==> flow/design.v <==
module block #(parameter xloc=120,
	      parameter	yloc=100,
	      parameter	xsize_div_2 = 20,
	      parameter	ysize_div_2 = 10)
   (
    input	     clk,  
    input	     pixpulse,  
    input	     rst,
    input [9:0]	     hcount,  
    input [9:0]	     vcount,  
    input	     empty,  
    input	     move,  
    input	     unbreak,   
    output	     draw_block,  
    output reg	     broken  
    );
   reg [ysize_div_2*2:0]			 occupied_lft;
   reg [ysize_div_2*2:0]			 occupied_rgt;
   reg [xsize_div_2*2:0]			 occupied_bot;
   reg [xsize_div_2*2:0]			 occupied_top;
   wire				 blk_lft, blk_rgt;
   wire				 blk_up, blk_dn;
   assign draw_block = (hcount <= xloc+xsize_div_2) & (hcount >= xloc-xsize_div_2) & 
			(vcount <= yloc+ysize_div_2) & (vcount >= yloc-ysize_div_2) ?  ~broken : 0;
   always @(posedge clk or posedge rst)
     begin
	if (rst) begin
	   occupied_lft <= 0;
	   occupied_rgt <= 0;
	   occupied_bot <= 0;
	   occupied_top <= 0;
	end else if (pixpulse) begin   
	   if (vcount >= yloc-(ysize_div_2+1) && vcount <= yloc+(ysize_div_2+1)) 
	     if (hcount == xloc+(xsize_div_2+1))
	       occupied_rgt[(yloc-vcount+(ysize_div_2+1))] <= ~empty;   
	     else if (hcount == xloc-(xsize_div_2+1))
	       occupied_lft[(yloc-vcount+(ysize_div_2+1))] <= ~empty;
	   if (hcount >= xloc-(xsize_div_2+1) && hcount <= xloc+(xsize_div_2+1)) 
	     if (vcount == yloc+(ysize_div_2+1))
	       occupied_bot[(xloc-hcount+(xsize_div_2+1))] <= ~empty;   
	     else if (vcount == yloc-(ysize_div_2+1))
	       occupied_top[(xloc-hcount+(xsize_div_2+1))] <= ~empty;
	end
     end	      
   assign blk_lft = |occupied_lft;   
   assign blk_rgt = |occupied_rgt;   
   assign blk_up = |occupied_top;   
   assign blk_dn = |occupied_bot;   
   always @(posedge clk or posedge rst)
     begin
	if (rst) begin
	   broken <= 0;
	end else if (pixpulse) begin
	   if (unbreak) begin
	      broken <= 0;
	   end
	   if (move) begin
	      if (blk_lft | blk_dn | blk_up | blk_rgt) begin
		 broken <= 1;
	      end
	   end 
	end 
     end
endmodule 
==> From RTL to reports: block <==
What the tools print for block, step after step.
Lines are those of the file above, counted from 1.
Library cell names are shortened.
{ "design": {"top": "block", "clk_port": "clk", "cell_library": "sky130hd", "corner": "tt_025C_1v80"} }

==> Word-level counts <==
Yosys after proc, flatten, opt, wreduce and memory -nomap, before mapping. Enables and synchronous resets that opt folds into registers are not counted as muxes. Memory bits, and registers merged into a memory's read port (data or address), are not among the register bits. Print and check cells are not counted. Equal cells are merged and count once.
{ "op_classes": {"add_sub_neg": 6, "cmp": 8, "eq_ne": 4, "n_shift": 4, "mux": 4, "logic": 20, "reduce_and_logical": 10} }
{ "op_table": {"columns": ["operator", "count"], "rows": [
  ["41-bit AND", 2],
  ["41-bit bitwise OR", 2],
  ["41-bit OR reduction", 2],
  ["32-bit negation with 33-bit output", 2],
  ["21-bit AND", 2],
  ["21-bit bitwise OR", 2],
  ["21-bit OR reduction", 2],
  ["1-bit by 33-bit variable shift with 41-bit output", 1],
  ["1-bit by 33-bit variable shift with 41-bit output (first input constant)", 1],
  ["41-bit inverter", 1],
  ["10-bit by 7-bit >= comparator with 1-bit output (second input constant)", 4],
  ["1-bit by 33-bit variable shift with 21-bit output", 1],
  ["1-bit by 33-bit variable shift with 21-bit output (first input constant)", 1],
  ["10-bit by 7-bit equality test with 1-bit output (second input constant)", 3],
  ["7-bit by 10-bit subtractor with 11-bit output (first input constant)", 2],
  ["21-bit inverter", 1],
  ["10-bit by 7-bit <= comparator with 1-bit output (second input constant)", 2],
  ["10-bit by 8-bit <= comparator with 1-bit output (second input constant)", 2],
  ["11-bit by 5-bit adder with 12-bit output (second input constant)", 1],
  ["11-bit by 6-bit adder with 12-bit output (second input constant)", 1],
  ["10-bit by 8-bit equality test with 1-bit output (second input constant)", 1],
  ["4-bit AND reduction", 2],
  ["3-bit AND reduction", 2],
  ["1-bit inverter", 4],
  ["1-bit 2-to-1 mux", 4],
  ["1-bit AND", 3],
  ["1-bit bitwise OR", 3],
  ["1-bit logical AND", 2]
]} }
{ "word_totals": {"ff_bits": 125, "word_cells": 61} }

==> Depth <==
Depth = most cells in a row (Yosys ltp): at word level without a register or memory, in the mapped netlist without a sequential cell, where the memories' decode and read muxes count.
{ "depth": {"word_depth": 7, "ABC_AREA": 0, "mapped_depth": 19} }

==> Synthesis result <==
The flow's flattened synthesis, as Yosys stat reports it; memories are mapped. The netlist is that of the ABC_AREA named above (0 if unset); the other value can give another one.
{ "types": {"columns": ["type", "count", "type_area_um2"], "rows": [
  ["dfrtp_1", 125, 3128],
  ["mux2i_1", 128, 1.28E+03],
  ["nand4_1", 92, 575.552],
  ["inv_1", 137, 514.243],
  ["o2111ai_1", 47, 411.645],
  ["nor4_1", 50, 312.8],
  ["ha_1", 20, 250.24],
  ["nor3_1", 46, 230.221],
  ["nor2_1", 56, 210.202],
  ["clkbuf_1", 48, 180.173],
  ["clkbuf_8", 10, 137.632],
  ["xnor2_1", 14, 122.618],
  ["nand3_1", 24, 120.115],
  ["nand2_1", 31, 116.362],
  ["and3_1", 18, 112.608],
  ["buf_6", 10, 112.608],
  ["o31ai_1", 12, 90.086],
  ["xor2_1", 9, 78.826]
]} }
Other cell types: 71; their cells: 179.
{ "synth_totals": {"stdcells": 1056, "synth_area_um2": 9414.0, "seq_area_um2": 3128.0, "ffs": 125} }

==> Path before layout <==
Path of least setup slack by OpenSTA after synthesis, without wires, with an ideal clock, recovery checks aside; 20% of the period is set as input and as output delay. Where synthesis merged equal registers, the netlist keeps one of their names.
{ "synth_path": {"path_type": "input to register", "startpoint": "input vcount[0]", "endpoint": "register occupied_rgt[16]", "tclk_ns": 5.12, "setup_ns": 0.137, "launch_ns": 1.024, "arrival_ns": 4.781, "required_time_ns": 4.983, "slack_ns": 0.202, "delay_ns": 3.894, "path_stages": 16, "path_buffers": 3, "synth_period_reached_ns": 4.918} }
"delay_ns" is the arrival time less input delay plus setup time.
"path_stages" counts driving pins, that of a launching flip-flop among them; a cell with two outputs on the path counts twice.
"synth_period_reached_ns" is the clock period less the worst setup slack; recovery checks do not enter. This is arithmetic on one report: input and output delays are still those of the set period (20% each).
The rows between start and end are the longest chain of elaborated cells between them; the timing report does not say that the signal goes this way. Where chains are equally long, one stands for them.
A line is the first line of the expression or statement that the cell stems from. Yosys adds cells for indexed reads and writes and turns some case tables into memories.
Where a signal picks the word or bit written, the line may be left out of the assigning lines.
{ "synth_via": {"path_cell_list": "buf_2 buf_2 inv_1 ha_1 or3b_1 a211oi_1 o221ai_2 nor3_1 nand3_1 ha_1 nor4_1 nand3_1 a221oi_1 clkbuf_1 o2111ai_1 mux2i_1", "elab_chain_cells": 7, "cells_between": 12} }
{ "synth_rtl": {"columns": ["item", "line", "text"], "rows": [
  ["start, declared", 10, "input [9:0] vcount,"],
  ["7-bit by 10-bit subtractor with 11-bit output", 35, "occupied_rgt[(yloc-vcount+(ysize_div_2+1))] <= ~empty;"],
  ["11-bit by 5-bit adder with 12-bit output", 35, null],
  ["32-bit negation with 33-bit output", 35, null],
  ["1-bit by 33-bit variable shift with 21-bit output", 35, null],
  ["21-bit inverter", 35, null],
  ["21-bit AND", 35, null],
  ["21-bit bitwise OR", 35, null],
  ["end, assigned", 29, "occupied_rgt <= 0;"],
  ["end, declared", 18, "reg [ysize_div_2*2:0] occupied_rgt;"]
]} }

==> Path in the finished layout <==
Path of least setup slack in the final report of run 2 (OpenROAD, finished layout, wires in). Where an end is a register, its clock arrival counts in the times.
{ "layout_path": {"path_type": "input to register", "startpoint": "input vcount[4]", "endpoint": "register occupied_lft[7]", "tclk_ns": 3.67, "setup_ns": 0.14, "launch_ns": 0.73, "arrival_ns": 4.33, "required_time_ns": 3.94, "slack_ns": -0.39, "path_stages": 19, "path_buffers": 6} }
The rows between start and end are the longest chain of elaborated cells between them; the timing report does not say that the signal goes this way. Where chains are equally long, one stands for them.
Where a signal picks the word or bit written, the line may be left out of the assigning lines.
{ "layout_via": {"path_cell_list": "dlygate4sd2_1 nor2_4 buf_4 buf_4 a21oi_2 or3_4 and2_1 nor3_1 a31oi_2 a211o_1 ha_1 and4b_1 nand3_2 a221oi_4 buf_6 buf_12 bufbuf_16 o2111ai_2 mux2i_1", "elab_chain_cells": 7, "cells_between": 12} }
{ "layout_rtl": {"columns": ["item", "line", "text"], "rows": [
  ["start, declared", 10, "input [9:0] vcount,"],
  ["7-bit by 10-bit subtractor with 11-bit output", 37, "occupied_lft[(yloc-vcount+(ysize_div_2+1))] <= ~empty;"],
  ["11-bit by 5-bit adder with 12-bit output", 37, null],
  ["32-bit negation with 33-bit output", 37, null],
  ["1-bit by 33-bit variable shift with 21-bit output", 37, null],
  ["21-bit inverter", 37, null],
  ["21-bit AND", 37, null],
  ["21-bit bitwise OR", 37, null],
  ["end, assigned", 28, "occupied_lft <= 0;"],
  ["end, declared", 17, "reg [ysize_div_2*2:0] occupied_lft;"]
]} }

Settings and measured results of 2 stored flow runs for module block (sky130hd), not sorted in any way. The constraints put input and output delay at 20% of the set period each and load the outputs with 0.01 pF.
"period_less_ws_ns" is the run's clock period less its worst setup slack. It is reckoned from that one timing run; input and output delays stay at 20% of the period that was set.
"critical_path_time_ns": the worst setup path's part of the clock period (all of it between registers, 20% less for each end at a port) less its slack. A launch clock that arrives late makes it longer, a capture clock that arrives late makes it shorter.
"design_power_mw" is the tool's figure for a default switching activity; nothing was simulated.

Run 1
==> flow/run.sh <==
#!/bin/bash
# the make line also repeats the synthesis and layout settings of config.mk as NAME=value (left out here)
make -C /OpenROAD-flow-scripts/flow DESIGN_CONFIG=/design/flow/config.mk WORK_HOME=/design/flow/orfs CLKGATE_MAP_FILE= finish
==> flow/config.mk <==
export PLATFORM = sky130hd
export DESIGN_NAME = block
export DESIGN_NICKNAME = block
export VERILOG_FILES = /design/flow/design.v
export SDC_FILE = /design/flow/constraint.sdc
export NUM_CORES = 4
export LEC_CHECK = 0
export CAP_MARGIN = 20
export CELL_PAD_IN_SITES_DETAIL_PLACEMENT = 0
export CELL_PAD_IN_SITES_GLOBAL_PLACEMENT = 2
export CORE_ASPECT_RATIO = 0.61
export CORE_MARGIN = 2
export CORE_UTILIZATION = 55
export HOLD_SLACK_MARGIN = -0.1
export MAX_ROUTING_LAYER = met4
export MIN_ROUTING_LAYER = met1
export SETUP_SLACK_MARGIN = 1.04
export SLEW_MARGIN = 20
==> flow/constraint.sdc <==
create_clock -name core_clock -period 3.92 [get_ports {clk}]
set_input_delay 0.7840 -clock core_clock [delete_from_list [all_inputs] [get_ports {clk}]]
set_output_delay 0.7840 -clock core_clock [all_outputs]
set_load 0.01 [all_outputs]

==> results of run 1, as JSON <==
{
  "outcome": "not finished: placement ended with error GPL-0301"
}

Run 2
==> flow/run.sh <==
#!/bin/bash
# the make line also repeats the synthesis and layout settings of config.mk as NAME=value (left out here)
make -C /OpenROAD-flow-scripts/flow DESIGN_CONFIG=/design/flow/config.mk WORK_HOME=/design/flow/orfs CLKGATE_MAP_FILE= finish
==> flow/config.mk <==
export PLATFORM = sky130hd
export DESIGN_NAME = block
export DESIGN_NICKNAME = block
export VERILOG_FILES = /design/flow/design.v
export SDC_FILE = /design/flow/constraint.sdc
export NUM_CORES = 4
export LEC_CHECK = 0
export CAP_MARGIN = 25
export CELL_PAD_IN_SITES_GLOBAL_PLACEMENT = 2
export CORE_MARGIN = 2
export CORE_UTILIZATION = 24
export CTS_CLUSTER_DIAMETER = 395
export PLACE_DENSITY = 0.36
export SETUP_SLACK_MARGIN = -0.32
export SLEW_MARGIN = 20
==> flow/constraint.sdc <==
create_clock -name core_clock -period 3.67 [get_ports {clk}]
set_input_delay 0.7340 -clock core_clock [delete_from_list [all_inputs] [get_ports {clk}]]
set_output_delay 0.7340 -clock core_clock [all_outputs]
set_load 0.01 [all_outputs]

==> results of run 2, as JSON <==
{
  "final_setup_ws_ns": -0.391,
  "design_die_area_um2": 40826.2,
  "critical_path_time_ns": 3.33,
  "path_kind": "input to register",
  "finish.stdcell_area_um2": 13626.8,
  "fin_tns_ns": -25.669,
  "timing.hold.ws_ns": 0.518,
  "utilization_pct": 35.3,
  "period_less_ws_ns": 4.061,
  "design_power_mw": 4.283,
  "synthesis_area_um2": 9414.0
}
